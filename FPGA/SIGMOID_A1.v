==> flow/design.v <==
`timescale 1ns / 1ps
module SIGMOID_A1(
    clk,
    rst,
    NEURON_SIGNAL_IN,
    NEURON_ACTIVATED
    );
    input clk, rst;
    input [15:0] NEURON_SIGNAL_IN;
    output [15:0] NEURON_ACTIVATED;
    reg [15:0] NEURON_ACTIVATED;
    begin always @ (posedge clk)
      if (rst) begin
        NEURON_ACTIVATED <= 16'h0000;
      end else if (NEURON_SIGNAL_IN[15] & NEURON_SIGNAL_IN[14]) begin
        NEURON_ACTIVATED <= 16'b1011110000000000;
      end else if (!NEURON_SIGNAL_IN[14]) begin
        NEURON_ACTIVATED <= NEURON_SIGNAL_IN;
      end else if(!NEURON_SIGNAL_IN[15] & NEURON_SIGNAL_IN[14]) begin
        NEURON_ACTIVATED <= 16'b0011110000000000;
      end
    end
endmodule
Step by step through the tools: SIGMOID_A1

Tool output for the design above, in the order of the flow.
Line numbers count from 1 in the design file above.
Library cell names are shortened.
A cell with n/a has no value.

Top module: SIGMOID_A1
Clock input: clk
Standard-cell library: sky130hd
Timing corner: tt_025C_1v80

After elaboration

Counts by Yosys on the flattened word-level netlist (proc, flatten, opt, wreduce; memories kept). Register bits leave out memories and registers merged into their read ports (data or address). Print and check cells are left out. Cells with the same type and inputs are merged into one.

Equal/unequal tests: 2
Multiplexer cells: 3
Bitwise operators: 2
Reductions and logical operators: 2

Operators by type and width:

| cell                                   | number |
| two-way mux 16 bit                     | 3 |
| != test 3 x 1 -> 1 bit with constant B | 1 |
| bitwise AND 1 bit                      | 2 |
| != test 2 x 1 -> 1 bit with constant B | 1 |
| OR reduction 2 bit                     | 1 |
| zero test 1 bit                        | 1 |

Bits in registers: 15
Elaborated cells: 11

Longest topological paths

Longest topological path by Yosys (ltp), each cell counted once; first at word level (registers and memories cut), then after technology mapping (sequential cells cut; the memories' decode and read muxes count).

Depth in word-level cells: 5
ABC_AREA: 0
Gate-level depth with buffers: 2
Mapped depth without buffers: 1

Synthesis result

Yosys stat after the flow's synthesis: flattened, memories mapped to cells. It holds for the ABC_AREA given above (unset counts as 0); a run with the other value may have another netlist.
The area totals of this step are shown rounded.

Mapped cells: 34
Mapped area: 0.000502 sq mm
Flip-flops: 15

Cells by type:

| cell type | number | area in all (sq um) |
| dfxtp_1   | 15     | 300.288 |
| nor3b_2   | 10     | 125.12 |
| o21ba_2   | 4      | 40.038 |
| buf_4     | 2      | 15.014 |
| buf_6     | 1      | 11.261 |
| nor2b_1   | 1      | 6.256 |
| conb_1    | 1      | 3.754 |

Worst setup path after synthesis

Path of least setup slack by OpenSTA after synthesis, without wires, with an ideal clock, recovery checks aside; 20% of the period is set as input and as output delay. Where synthesis merged equal registers, the netlist keeps one of their names.

Path type: input to register
Start: in rst
End: reg NEURON_ACTIVATED[0]
Clock period: 0.443 ns
External input delay: 0.089 ns
Library setup time: 0.073 ns
Time at the first pin: 0.089 ns
Arrival time: 0.384 ns
Path slack: -0.014 ns
Path delay: 0.368 ns
Driving pins on the path: 2
Buffers on the path: 1
Synthesis period reached: 0.457 ns

"path delay" is the arrival time less input delay plus setup time.
"driving pins on the path": output pins that drive a net of the path, with the launching flip-flop's if there is one; two outputs of one cell count as two.
"synthesis period reached" = period - worst setup slack (recovery checks aside). The figure is calculated, with input and output delays left at 20% of the set period.
The rows between start and end are the longest chain of elaborated cells between them; the timing report does not say that the signal goes this way. Where chains are equally long, one stands for them.
A line is the first line of the expression or statement that the cell stems from. Yosys adds cells for indexed reads and writes and turns some case tables into memories.
A register here has more assigning lines than the two given.

Path through: buf_4 -> nor3b_2
Length of the longest elaborated chain: 1
Elaborated cells between the ends (all ways): 1
RTL lines with such cells: 0

Ends and longest elaborated chain, after synthesis:

| what               | line | source |
| from (decl)        | 8    | `input clk, rst;` |
| OR reduction 2 bit | n/a  |  |
| to (assign)        | 14   | `NEURON_ACTIVATED <= 16'h0000;` |
| to (assign)        | 16   | `NEURON_ACTIVATED <= 16'b1011110000000000;` |
| to (decl)          | 10   | `output [15:0] NEURON_ACTIVATED;` |

Path in the finished layout

Path of least setup slack in the final report of run 1 (OpenROAD, finished layout, wires in). Where an end is a register, its clock arrival counts in the times.

Path type: register to output
Start: reg NEURON_ACTIVATED[1]
End: out NEURON_ACTIVATED[1]
Clock period: 0.544 ns
Output delay: 0.11 ns
Time at the first pin: 0.28 ns
Arrival time: 0.72 ns
Path slack: -0.29 ns
Driving pins on the path: 2
Buffers on the path: 1

A register here has more assigning lines than the two given.

Path through: dfxtp_2 -> buf_6
Length of the longest elaborated chain: 0
Elaborated cells between the ends (all ways): 0
RTL lines with such cells: 0

Ends and longest elaborated chain, post-layout:

| what          | line | source |
| from (decl)   | 10   | `output [15:0] NEURON_ACTIVATED;` |
| from (assign) | 14   | `NEURON_ACTIVATED <= 16'h0000;` |
| from (assign) | 16   | `NEURON_ACTIVATED <= 16'b1011110000000000;` |
| to (decl)     | 10   |  |

Design SIGMOID_A1 on sky130hd. What follows are 2 stored runs of the flow, each under its own settings; their order means nothing. The constraints put input and output delay at 20% of the set period each and load the outputs with 0.01 pF.
"achieved clock period" = clock period - worst setup slack. The figure is calculated, with input and output delays left at 20% of the set period.
"total power after layout": no workload was simulated; the value follows from the tool's default switching activity.
Values from the reports are rounded here.

## Run 1

==> flow/run.sh <==
#!/bin/bash
# the make line also repeats the synthesis and layout settings of config.mk as NAME=value (left out here)
make -C /OpenROAD-flow-scripts/flow DESIGN_CONFIG=/design/flow/config.mk WORK_HOME=/design/flow/orfs CLKGATE_MAP_FILE= finish
==> flow/config.mk <==
export PLATFORM = sky130hd
export DESIGN_NAME = SIGMOID_A1
export DESIGN_NICKNAME = SIGMOID_A1
export VERILOG_FILES = /design/flow/design.v
export SDC_FILE = /design/flow/constraint.sdc
export NUM_CORES = 4
export LEC_CHECK = 0
export CAP_MARGIN = 20
export CELL_PAD_IN_SITES_DETAIL_PLACEMENT = 1
export CELL_PAD_IN_SITES_GLOBAL_PLACEMENT = 1
export CORE_ASPECT_RATIO = 0.62
export CORE_MARGIN = 6
export CORE_UTILIZATION = 30
export CTS_CLUSTER_DIAMETER = 61
export GPL_ROUTABILITY_DRIVEN = 1
export GPL_TIMING_DRIVEN = 0
export PLACE_DENSITY_LB_ADDON = 0.1
export SLEW_MARGIN = 20
==> flow/constraint.sdc <==
create_clock -name core_clock -period 0.544 [get_ports {clk}]
set_input_delay 0.1088 -clock core_clock [delete_from_list [all_inputs] [get_ports {clk}]]
set_output_delay 0.1088 -clock core_clock [all_outputs]
set_load 0.01 [all_outputs]

| result of run 1 | value |
|---|---|
| cell area after synthesis | 0.000502 sq mm |
| total die area | 0.00283 sq mm |
| standard-cell area of the final layout | 0.000833 sq mm |
| final utilization | 54.5 % |
| setup slack of the worst path | -0.286 ns |
| total negative slack | -4.16 ns |
| total power after layout | 2140 uW |
| achieved clock period | 0.830 ns |

## Run 2

==> flow/run.sh <==
#!/bin/bash
# the make line also repeats the synthesis and layout settings of config.mk as NAME=value (left out here)
make -C /OpenROAD-flow-scripts/flow DESIGN_CONFIG=/design/flow/config.mk WORK_HOME=/design/flow/orfs CLKGATE_MAP_FILE= finish
==> flow/config.mk <==
export PLATFORM = sky130hd
export DESIGN_NAME = SIGMOID_A1
export DESIGN_NICKNAME = SIGMOID_A1
export VERILOG_FILES = /design/flow/design.v
export SDC_FILE = /design/flow/constraint.sdc
export NUM_CORES = 4
export LEC_CHECK = 0
export CAP_MARGIN = 20
export CORE_MARGIN = 2
export CORE_UTILIZATION = 62
export CTS_CLUSTER_SIZE = 72
export GPL_ROUTABILITY_DRIVEN = 0
export GPL_TIMING_DRIVEN = 0
export MIN_ROUTING_LAYER = met1
export PLACE_DENSITY_LB_ADDON = 0.21
export SETUP_SLACK_MARGIN = 0.08
export SLEW_MARGIN = 20
==> flow/constraint.sdc <==
create_clock -name core_clock -period 0.338 [get_ports {clk}]
set_input_delay 0.0676 -clock core_clock [delete_from_list [all_inputs] [get_ports {clk}]]
set_output_delay 0.0676 -clock core_clock [all_outputs]
set_load 0.01 [all_outputs]

Run 2: incomplete, floorplanning halted on PDN-0185
